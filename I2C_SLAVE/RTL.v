==> flow/design.v <==
`timescale 1ns / 1ps
module i2c_slave (
    input wire clk,
    input wire reset,
    input wire i2c_sda,  
    input wire i2c_scl,  
    output reg [7:0] data_out,  
    output reg ack  
);
    localparam STATE_IDLE  = 0;
    localparam STATE_ADDR  = 1;
    localparam STATE_RW    = 2;
    localparam STATE_ACK   = 3;
    localparam STATE_DATA  = 4;
    localparam STATE_STOP  = 5;
    reg [7:0] state;
    reg [6:0] slave_addr = 7'h50;   
    reg [7:0] shift_reg;
    reg [2:0] bit_count;
    reg rw;   
    always @(posedge clk or posedge reset) begin
        if (reset) begin
            state <= STATE_IDLE;
            data_out <= 8'd0;
            ack <= 0;
            shift_reg <= 8'd0;
            bit_count <= 3'd0;
        end else begin
            case (state)
                STATE_IDLE: begin
                    if (i2c_sda == 0)  
                        state <= STATE_ADDR;
                    bit_count <= 6;
                end
                STATE_ADDR: begin
                    shift_reg[bit_count] <= i2c_sda;   
                    if (bit_count == 0) 
                        state <= STATE_RW;
                    else 
                        bit_count <= bit_count - 1;
                end
                STATE_RW: begin
                    rw <= i2c_sda;   
                    if (shift_reg[6:0] == slave_addr)  
                        state <= STATE_ACK;
                    else 
                        state <= STATE_IDLE;
                end
                STATE_ACK: begin
                    ack <= 1;   
                    state <= STATE_DATA;
                    bit_count <= 7;
                end
                STATE_DATA: begin
                    shift_reg[bit_count] <= i2c_sda;   
                    if (bit_count == 0) begin
                        data_out <= shift_reg;
                        state <= STATE_STOP;
                    end else 
                        bit_count <= bit_count - 1;
                end
                STATE_STOP: begin
                    if (i2c_sda == 1)  
                        state <= STATE_IDLE;
                end
                default: state <= STATE_IDLE;
            endcase
        end
    end
endmodule
# --- Step by step through the tools: i2c_slave ---
# What the tools print for i2c_slave, step after step.
# Line numbers count from 1 in the design file above.
# Operators carry their Yosys type and port widths (W data, S select, Z words).
design:
  design: "i2c_slave"
  clock_port: "clk"
  cell_library: "sky130hd"
  corner: "tt_025C_1v80"

# --- Word-level counts ---
# Yosys after proc, flatten, opt, wreduce and memory -nomap, before mapping. Memory bits, and registers merged into a memory's read port (data or address), are not among the register bits. Print and check cells are not counted. Equal cells are merged and count once.
op_classes:
  shifts: 2
  eq_ne: 11
  n_logic: 3
  addsub: 2
  mux: 8
  n_reduce_logical: 7
op_table:
  columns: ["op", "n"]
  rows:
  - ["$pmux W8 S6", 1]
  - ["$mux W8", 4]
  - ["$eq A8 B2 Y1 const B", 2]
  - ["$eq A8 B3 Y1 const B", 2]
  - ["$ne A2 B2 Y1 const B", 5]
  - ["$pmux W3 S3", 1]
  - ["$shift A1 B4 Y8", 1]
  - ["$shift A1 B4 Y8 const A", 1]
  - ["$eq A8 B1 Y1 const B", 1]
  - ["$and A8 B8 Y8", 1]
  - ["$or A8 B8 Y8", 1]
  - ["$not A8 Y8", 1]
  - ["$logic_not A8 Y1", 1]
  - ["$eq A7 B7 Y1 const B", 1]
  - ["$reduce_and A2 Y1", 2]
  - ["$neg A3 Y4", 1]
  - ["$reduce_and A4 Y1", 1]
  - ["$reduce_bool A4 Y1", 1]
  - ["$sub A3 B1 Y3 const B", 1]
  - ["$logic_not A3 Y1", 1]
  - ["$mux W3", 1]
  - ["$reduce_or A2 Y1", 1]
  - ["$mux W2", 1]
bits:
  elab_cells: 38
  reg_bits: 28
  output_inout_bits: 9

# --- Longest topological paths ---
# Longest topological path by Yosys (ltp), each cell counted once; first at word level (registers and memories cut), then after technology mapping (sequential cells cut; the memories' decode and read muxes count).
depth:
  word_depth: 5
  ABC_AREA: 1
  depth_mapped: 9
  ltp_nobuf: 9

# --- Netlist ---
# Yosys stat after the flow's synthesis: flattened, memories mapped to cells. It holds for the ABC_AREA given above (unset counts as 0); a run with the other value may have another netlist.
synth_totals:
  n_buf: 1
  stdcells: 125
  ff_cells: 26
  area_um2: 1162.4
types:
  columns: ["cell", "n", "type_area_um2"]
  rows:
  - ["sky130_fd_sc_hd__dfrtp_1", 25, 625.6]
  - ["sky130_fd_sc_hd__o21ai_0", 24, 120.115]
  - ["sky130_fd_sc_hd__nand2_1", 23, 86.333]
  - ["sky130_fd_sc_hd__inv_1", 20, 75.072]
  - ["sky130_fd_sc_hd__ha_1", 5, 62.56]
  - ["sky130_fd_sc_hd__nand3_1", 7, 35.034]
  - ["sky130_fd_sc_hd__mux2_2", 3, 33.782]
  - ["sky130_fd_sc_hd__nor2_1", 9, 33.782]
  - ["sky130_fd_sc_hd__dfstp_2", 1, 26.275]
  - ["sky130_fd_sc_hd__mux2_4", 1, 15.014]
  - ["sky130_fd_sc_hd__nand4_1", 2, 12.512]
  - ["sky130_fd_sc_hd__buf_6", 1, 11.261]
  - ["sky130_fd_sc_hd__nor3b_1", 1, 7.507]
  - ["sky130_fd_sc_hd__nand2_2", 1, 6.256]
  - ["sky130_fd_sc_hd__or2_2", 1, 6.256]
  - ["sky130_fd_sc_hd__nor3_1", 1, 5.005]

# --- Timing after synthesis ---
# Path of least setup slack by OpenSTA after synthesis, without wires, with an ideal clock, recovery checks aside; 20% of the period is set as input and as output delay. Where synthesis merged equal registers, the netlist keeps one of their names.
synth_path:
  path_kind: "register to register"
  startpoint: "reg bit_count[0]"
  endpoint: "reg data_out[1]"
  path_delay_ps: 1596
  clock_period_ps: 2710
  setup_time_ps: 125
  stages: 7
  t_arrival_ps: 1471
  slack_ps: 1114
  launch_ps: 0
  period_less_setup_slack_ps: 1596
# "path_delay_ps" is the arrival time less input delay plus setup time.
# "stages": output pins that drive a net of the path, with the launching flip-flop's if there is one; two outputs of one cell count as two.
# "period_less_setup_slack_ps" is the clock period less the worst setup slack; recovery checks do not enter. This is arithmetic on one report: input and output delays are still those of the set period (20% each).
# Between the ends stands the longest chain of elaborated cells between them, by number of cells; it is not shown to be the way that was timed. Of several equally long chains one is given.
# A line is the first line of the expression or statement that the cell stems from. Yosys adds cells for indexed reads and writes and turns some case tables into memories.
# A register here has more assigning lines than the two given.
synth_between:
  cell_sequence: "sky130_fd_sc_hd__dfrtp_1 -> sky130_fd_sc_hd__inv_1 -> sky130_fd_sc_hd__ha_1 -> sky130_fd_sc_hd__ha_1 -> sky130_fd_sc_hd__nand2_2 -> sky130_fd_sc_hd__buf_6 -> sky130_fd_sc_hd__mux2_4"
  elab_chain_len: 2
  cone_cells: 2
  classes_between: "reduce/logical: 2"
synth_rtl:
  columns: ["item", "line", "text"]
  rows:
  - ["start, declared", 19, "reg [2:0] bit_count;"]
  - ["start, assigned", 40, "bit_count <= bit_count - 1;"]
  - ["start, assigned", 60, "bit_count <= bit_count - 1;"]
  - ["$logic_not A3 Y1", 56, "if (bit_count == 0) begin"]
  - ["$reduce_and A2 Y1", null, null]
  - ["end, assigned", 24, "data_out <= 8'd0;"]
  - ["end, assigned", 57, "data_out <= shift_reg;"]
  - ["end, declared", 7, "output reg [7:0] data_out,"]

# --- Worst path after layout ---
# Path of least setup slack in the final report of run 1 (OpenROAD, finished layout, wires in). Where an end is a register, its clock arrival counts in the times.
# The path's times are printed in steps of 10 ps; the period is the one set.
layout_path:
  path_kind: "register to register"
  startpoint: "reg bit_count[0]"
  endpoint: "reg data_out[6]"
  slack_ps: 380
  stages: 6
  clock_period_ps: 2210
  launch_ps: 270
  setup_time_ps: 110
  t_arrival_ps: 1990
# Between the ends stands the longest chain of elaborated cells between them, by number of cells; it is not shown to be the way that was timed. Of several equally long chains one is given.
# A register here has more assigning lines than the two given.
layout_between:
  cell_sequence: "sky130_fd_sc_hd__dfrtp_1 -> sky130_fd_sc_hd__inv_1 -> sky130_fd_sc_hd__ha_1 -> sky130_fd_sc_hd__ha_1 -> sky130_fd_sc_hd__nand2_2 -> sky130_fd_sc_hd__mux2_2"
  elab_chain_len: 2
  cone_cells: 2
  classes_between: "reduce/logical: 2"
layout_rtl:
  columns: ["item", "line", "text"]
  rows:
  - ["start, declared", 19, "reg [2:0] bit_count;"]
  - ["start, assigned", 40, "bit_count <= bit_count - 1;"]
  - ["start, assigned", 60, "bit_count <= bit_count - 1;"]
  - ["$logic_not A3 Y1", 56, "if (bit_count == 0) begin"]
  - ["$reduce_and A2 Y1", null, null]
  - ["end, assigned", 24, "data_out <= 8'd0;"]
  - ["end, assigned", 57, "data_out <= shift_reg;"]
  - ["end, declared", 7, "output reg [7:0] data_out,"]

# Record of 2 stored runs of the RTL-to-layout flow on i2c_slave, platform sky130hd. The runs are unordered. Constraints: input delay and output delay 20% of the set period each, output load 0.01 pF.
# "period_less_ws_ps" means the clock period less the worst setup slack. The figure is calculated, with input and output delays left at 20% of the set period.
runs:
  - name: "run 1"
    settings:
      period_ns: 2.21
      CORE_UTILIZATION: 48
      SETUP_SLACK_MARGIN: 0.24
      PLACE_DENSITY_LB_ADDON: 0.27
      CORE_ASPECT_RATIO: 1.71
      ABC_AREA: 1
      GPL_TIMING_DRIVEN: 1
      GPL_ROUTABILITY_DRIVEN: 0
      CTS_CLUSTER_SIZE: 90
      CTS_CLUSTER_DIAMETER: 366
      CAP_MARGIN: 20
      CORE_MARGIN: 2
      SLEW_MARGIN: 20
    results:
      final_hold_ws_ps: 473
      design_die_area_um2: 2845.4
      cell_area_final_um2: 1371.3
      synth_area_um2: 1162.4
      period_less_ws_ps: 1832
      worst_setup_slack_ps: 378
      setupTns_ps: 0
  - name: "run 2"
    settings:
      period_ns: 3.43
      CORE_UTILIZATION: 20
      SETUP_SLACK_MARGIN: 0.05
      PLACE_DENSITY_LB_ADDON: 0.19
      CORE_ASPECT_RATIO: 0.79
      CELL_PAD_IN_SITES_GLOBAL_PLACEMENT: 1
      TNS_END_PERCENT: 50
      CTS_CLUSTER_SIZE: 62
      CTS_CLUSTER_DIAMETER: 143
      SLEW_MARGIN: 40
      MIN_ROUTING_LAYER: "met1"
      MAX_ROUTING_LAYER: "met4"
      CAP_MARGIN: 20
      CORE_MARGIN: 2
    results:
      final_hold_ws_ps: 473
      design_die_area_um2: 6738.1
      cell_area_final_um2: 1452.6
      synth_area_um2: 1218.7
      period_less_ws_ps: 2109
      worst_setup_slack_ps: 1321
      setupTns_ps: 0
