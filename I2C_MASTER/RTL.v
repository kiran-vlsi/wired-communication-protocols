==> flow/design.v <==
`timescale 1ns / 1ps
module i2c(
    input wire clk,
    input wire reset,
    output reg i2c_sda,
    output reg i2c_scl
);
    localparam STATE_IDLE  = 0;
    localparam STATE_START = 1;
    localparam STATE_ADDR  = 2;
    localparam STATE_RW    = 3;
    localparam STATE_WACK  = 4;
    localparam STATE_DATA  = 5;
    localparam STATE_STOP  = 6;
    localparam STATE_WACK2 = 7;
    reg [7:0] state;
    reg [6:0] addr;
    reg [7:0] count;
    reg [7:0] data;
    always @(posedge clk or posedge reset) begin
        if (reset) begin
            state    <= STATE_IDLE;
            i2c_sda  <= 1;
            i2c_scl  <= 1;
            addr     <= 7'h50;
            count    <= 8'd0;
            data     <= 8'haa;
        end else begin
            case (state)
                STATE_IDLE: begin
                    i2c_sda <= 1;
                    state   <= STATE_START;
                end
                STATE_START: begin
                    i2c_sda <= 0;   
                    state   <= STATE_ADDR;
                    count   <= 6;
                end
                STATE_ADDR: begin
                    i2c_sda <= addr[count];
                    if (count == 0) 
                        state <= STATE_RW;
                    else 
                        count <= count - 1;
                end
                STATE_RW: begin
                    i2c_sda <= 1;   
                    state   <= STATE_WACK;
                end
                STATE_WACK: begin
                    state  <= STATE_DATA;
                    count  <= 7;
                end
                STATE_DATA: begin
                    i2c_sda <= data[count];
                    if (count == 0) 
                        state <= STATE_WACK2;
                    else 
                        count <= count - 1;
                end
                STATE_WACK2: begin
                    state <= STATE_STOP;
                end
                STATE_STOP: begin
                    i2c_sda <= 1;  
                    state   <= STATE_IDLE;
                end
                default: state <= STATE_IDLE;
            endcase
        end
    end
endmodule
Tool chain data of i2c. Tool output for the design above, in the order of the flow. Line numbers count from 1 in the design file above. Operators carry their Yosys type and port widths (W data, S select, Z words). Cell names lack the library's common part. A cell with - has no value.

Design top: i2c. Clock input: clk. Cell library: sky130hd. Timing corner: tt_025C_1v80.

Elaborated design. Source: Yosys, flattened and elaborated, memories not mapped. Widths are those after wreduce. Registers that Yosys merges into a memory's read port (data or address) are not register bits. Print and check cells do not count. Equal cells are merged and count once.

For elaborated cells the number is 30. The figure for word width x clocked read ports is 0. Under bits in latches stands 0. For input port bits the number is 2. Memory cells: 0. Bits in writable memories: 0. Memory bits (read-only): 0. For register bits after elaboration the number is 17.

Under equal/unequal tests stands 10. Shift operators: 2. Under magnitude comparators stands 0. The entry for $mul reads 0. Under div/mod/pow operators stands 0. Under reductions and logical operators stands 8. The figure for bitwise logic cells is 0. Add/sub/neg operators: 1. For mux-type cells the number is 6.

Operators with widths (count): $pmux W8 S7 (1); $eq A8 B3 Y1 const B (4); $pmux W8 S3 (1); $mux W8 (3); $eq A8 B2 Y1 const B (2); $logic_not A8 Y1 (2); $reduce_bool A4 Y1 (2); $shiftx A7 B8 Y1 const A (1); $sub A8 B1 Y8 const B (1); $eq A8 B1 Y1 const B (1); $shiftx A8 B8 Y1 const A (1); $ne A2 B2 Y1 const B (3); $reduce_and A2 Y1 (2); $pmux W1 S4 (1); $reduce_or A3 Y1 (1); $reduce_or A2 Y1 (1).

Depth. Depth = most cells in a row (Yosys ltp): at word level without a register or memory, in the mapped netlist without a sequential cell, where the memories' decode and read muxes count.

The entry for word-level depth reads 4. The figure for ABC_AREA is 0. The figure for depth in mapped cells is 6. The entry for depth with buffers taken out reads 6.

Synthesis result. Source: synth_stat.txt of the flow (Yosys; design flattened, memories mapped). It holds for the ABC_AREA given above (unset counts as 0); a run with the other value may have another netlist. The area totals of this step are shown rounded.

For buffer cells the number is 2. The figure for cells in the netlist is 79. For area of sequential cells the number is 0.000428 mm^2. Under flip-flops stands 17. The figure for cell area after synthesis is 0.000806 mm^2.

Cell types (count): dfrtp_1 (15); dfstp_2 (2); a31oi_1 (6); nor2_1 (7); ha_1 (2); o21ai_0 (5); nor4_1 (3); or3_1 (3); a21o_1 (2); a21oi_1 (3); inv_1 (4); and2_1 (2); and3_1 (2); nand2_1 (3); or3_4 (1); mux2i_1 (1); nor3_1 (2); a31o_2 (1).

Other cell types: 15; their cells: 15.

Worst setup path after synthesis. OpenSTA on the mapped netlist: ideal clock, no wires. The path of least setup slack (recovery checks aside). Input and output delay are each 20% of the period. Register names are those of the netlist, which keeps one name where synthesis merged equal registers.

Path type: register to register. Start: register count[0]. End: register count[2]. The entry for period reads 2.55 ns. Launch time at the first pin: 0.000 ns. For buffers on the path the number is 0. Under arrival time stands 1.702 ns. The entry for driving pins on the path reads 7. Data required time: 2.467 ns. The figure for delay of the path is 1.785 ns. The entry for slack reads 0.766 ns. For synthesis period reached the number is 1.784 ns.

"delay of the path" = arrival - input delay + setup time. "driving pins on the path": output pins that drive a net of the path, with the launching flip-flop's if there is one; two outputs of one cell count as two. "synthesis period reached" = period - worst setup slack (recovery checks aside). The figure is calculated, with input and output delays left at 20% of the set period. Between the ends stands the longest chain of elaborated cells between them, by number of cells; it is not shown to be the way that was timed. Of several equally long chains one is given. Each line given opens the expression or statement behind the cell; cells for indexed reads and writes are added by Yosys, which also makes memories of some case tables. At most two assigning lines are given for a register; there are more.

Path through: dfrtp_1 inv_1 ha_1 nor3b_1 nand2_1 a31o_2 o21ai_0. Cells in the longest elaborated chain: 3. Elaborated cells on any way between the ends: 6.

Ends and longest elaborated chain, after synthesis: from (decl) (RTL line 18) `reg [7:0] count;`; from (assign) (RTL line 44) `count <= count - 1;`; from (assign) (RTL line 59) `count <= count - 1;`; $sub A8 B1 Y8 (RTL line 44); $mux W8 (RTL line 41) `if (count == 0)`; $pmux W8 S3 (RTL line 29) `case (state)`; to (assign) (RTL line 44); to (assign) (RTL line 59); to (decl) (RTL line 18).

Worst path after layout. Path of least setup slack in the final report of run 1 (OpenROAD, finished layout, wires in). Where an end is a register, its clock arrival counts in the times.

Path type: register to register. Start: register count[2]. End: register count[5]. The entry for slack reads 0.23 ns. The entry for driving pins on the path reads 5. The entry for period reads 2.05 ns. For buffers on the path the number is 0. Under arrival time stands 2.03 ns. Data required time: 2.26 ns. Launch time at the first pin: 0.28 ns.

Between the ends stands the longest chain of elaborated cells between them, by number of cells; it is not shown to be the way that was timed. Of several equally long chains one is given. At most two assigning lines are given for a register; there are more.

Path through: dfrtp_1 or3_4 or3_4 or4_1 a22oi_1. Cells in the longest elaborated chain: 3. Elaborated cells on any way between the ends: 6.

Ends and longest elaborated chain, post-layout: from (decl) (RTL line 18) `reg [7:0] count;`; from (assign) (RTL line 44) `count <= count - 1;`; from (assign) (RTL line 59) `count <= count - 1;`; $sub A8 B1 Y8 (RTL line 44); $mux W8 (RTL line 41) `if (count == 0)`; $pmux W8 S3 (RTL line 29) `case (state)`; to (assign) (RTL line 44); to (assign) (RTL line 59); to (decl) (RTL line 18).

Add stored flow runs of i2c

Design i2c on sky130hd. What follows are 2 stored runs of the flow, each under its own settings; their order means nothing. The constraints put input and output delay at 20% of the set period each and load the outputs with 0.01 pF. "period reached" means the clock period less the worst setup slack. The figure is calculated, with input and output delays left at 20% of the set period. By "critical path time" is meant the share of the clock period that the worst setup path is allowed (20% is reserved at inputs, 20% at outputs), minus its slack. Clock arrival times at its registers enter into it. "total power of the final layout" rests on the timing tool's default activity at the inputs, not on a simulated workload. The measured numbers are rounded.

Files of run 1:
==> flow/run.sh <==
#!/bin/bash
# the make line also repeats the synthesis and layout settings of config.mk as NAME=value (left out here)
make -C /OpenROAD-flow-scripts/flow DESIGN_CONFIG=/design/flow/config.mk WORK_HOME=/design/flow/orfs CLKGATE_MAP_FILE= finish
==> flow/config.mk <==
export PLATFORM = sky130hd
export DESIGN_NAME = i2c
export DESIGN_NICKNAME = i2c
export VERILOG_FILES = /design/flow/design.v
export SDC_FILE = /design/flow/constraint.sdc
export NUM_CORES = 4
export LEC_CHECK = 0
export CAP_MARGIN = 20
export CORE_MARGIN = 2
export CORE_UTILIZATION = 40
export SETUP_SLACK_MARGIN = 0.57
export SLEW_MARGIN = 20
==> flow/constraint.sdc <==
create_clock -name core_clock -period 2.05 [get_ports {clk}]
set_input_delay 0.4100 -clock core_clock [delete_from_list [all_inputs] [get_ports {clk}]]
set_output_delay 0.4100 -clock core_clock [all_outputs]
set_load 0.01 [all_outputs]

Results of run 1. The area of the synthesized netlist reads 0.000806 mm^2. For the die outline area the run shows 0.00239 mm^2. The final utilization reads 0.568. The worst setup slack after layout comes to 0.229 ns. The post-route setup TNS comes to 0.000 ns. The smallest hold slack reads 0.368 ns. The total power of the final layout stands at 0.000534 W. The period reached comes to 1.821 ns. The measured critical path time is 1.82 ns. Worst setup path type: register to register.

Files of run 2:
==> flow/run.sh <==
#!/bin/bash
# the make line also repeats the synthesis and layout settings of config.mk as NAME=value (left out here)
make -C /OpenROAD-flow-scripts/flow DESIGN_CONFIG=/design/flow/config.mk WORK_HOME=/design/flow/orfs CLKGATE_MAP_FILE= finish
==> flow/config.mk <==
export PLATFORM = sky130hd
export DESIGN_NAME = i2c
export DESIGN_NICKNAME = i2c
export VERILOG_FILES = /design/flow/design.v
export SDC_FILE = /design/flow/constraint.sdc
export NUM_CORES = 4
export LEC_CHECK = 0
export CAP_MARGIN = 30
export CORE_MARGIN = 2
export CORE_UTILIZATION = 37
export CTS_CLUSTER_DIAMETER = 303
export CTS_CLUSTER_SIZE = 66
export GPL_ROUTABILITY_DRIVEN = 1
export MAX_ROUTING_LAYER = met4
export MIN_ROUTING_LAYER = met1
export PLACE_DENSITY = 0.58
export SETUP_SLACK_MARGIN = 0.4
export SLEW_MARGIN = 20
==> flow/constraint.sdc <==
create_clock -name core_clock -period 2.54 [get_ports {clk}]
set_input_delay 0.5080 -clock core_clock [delete_from_list [all_inputs] [get_ports {clk}]]
set_output_delay 0.5080 -clock core_clock [all_outputs]
set_load 0.01 [all_outputs]

Results of run 2. The area of the synthesized netlist reads 0.000806 mm^2. For the die outline area the run shows 0.00257 mm^2. The final utilization reads 0.445. The worst setup slack after layout comes to 0.645 ns. The post-route setup TNS comes to 0.000 ns. The smallest hold slack reads 0.370 ns. The total power of the final layout stands at 0.000426 W. The period reached comes to 1.895 ns. The measured critical path time is 1.90 ns. Worst setup path type: register to register.
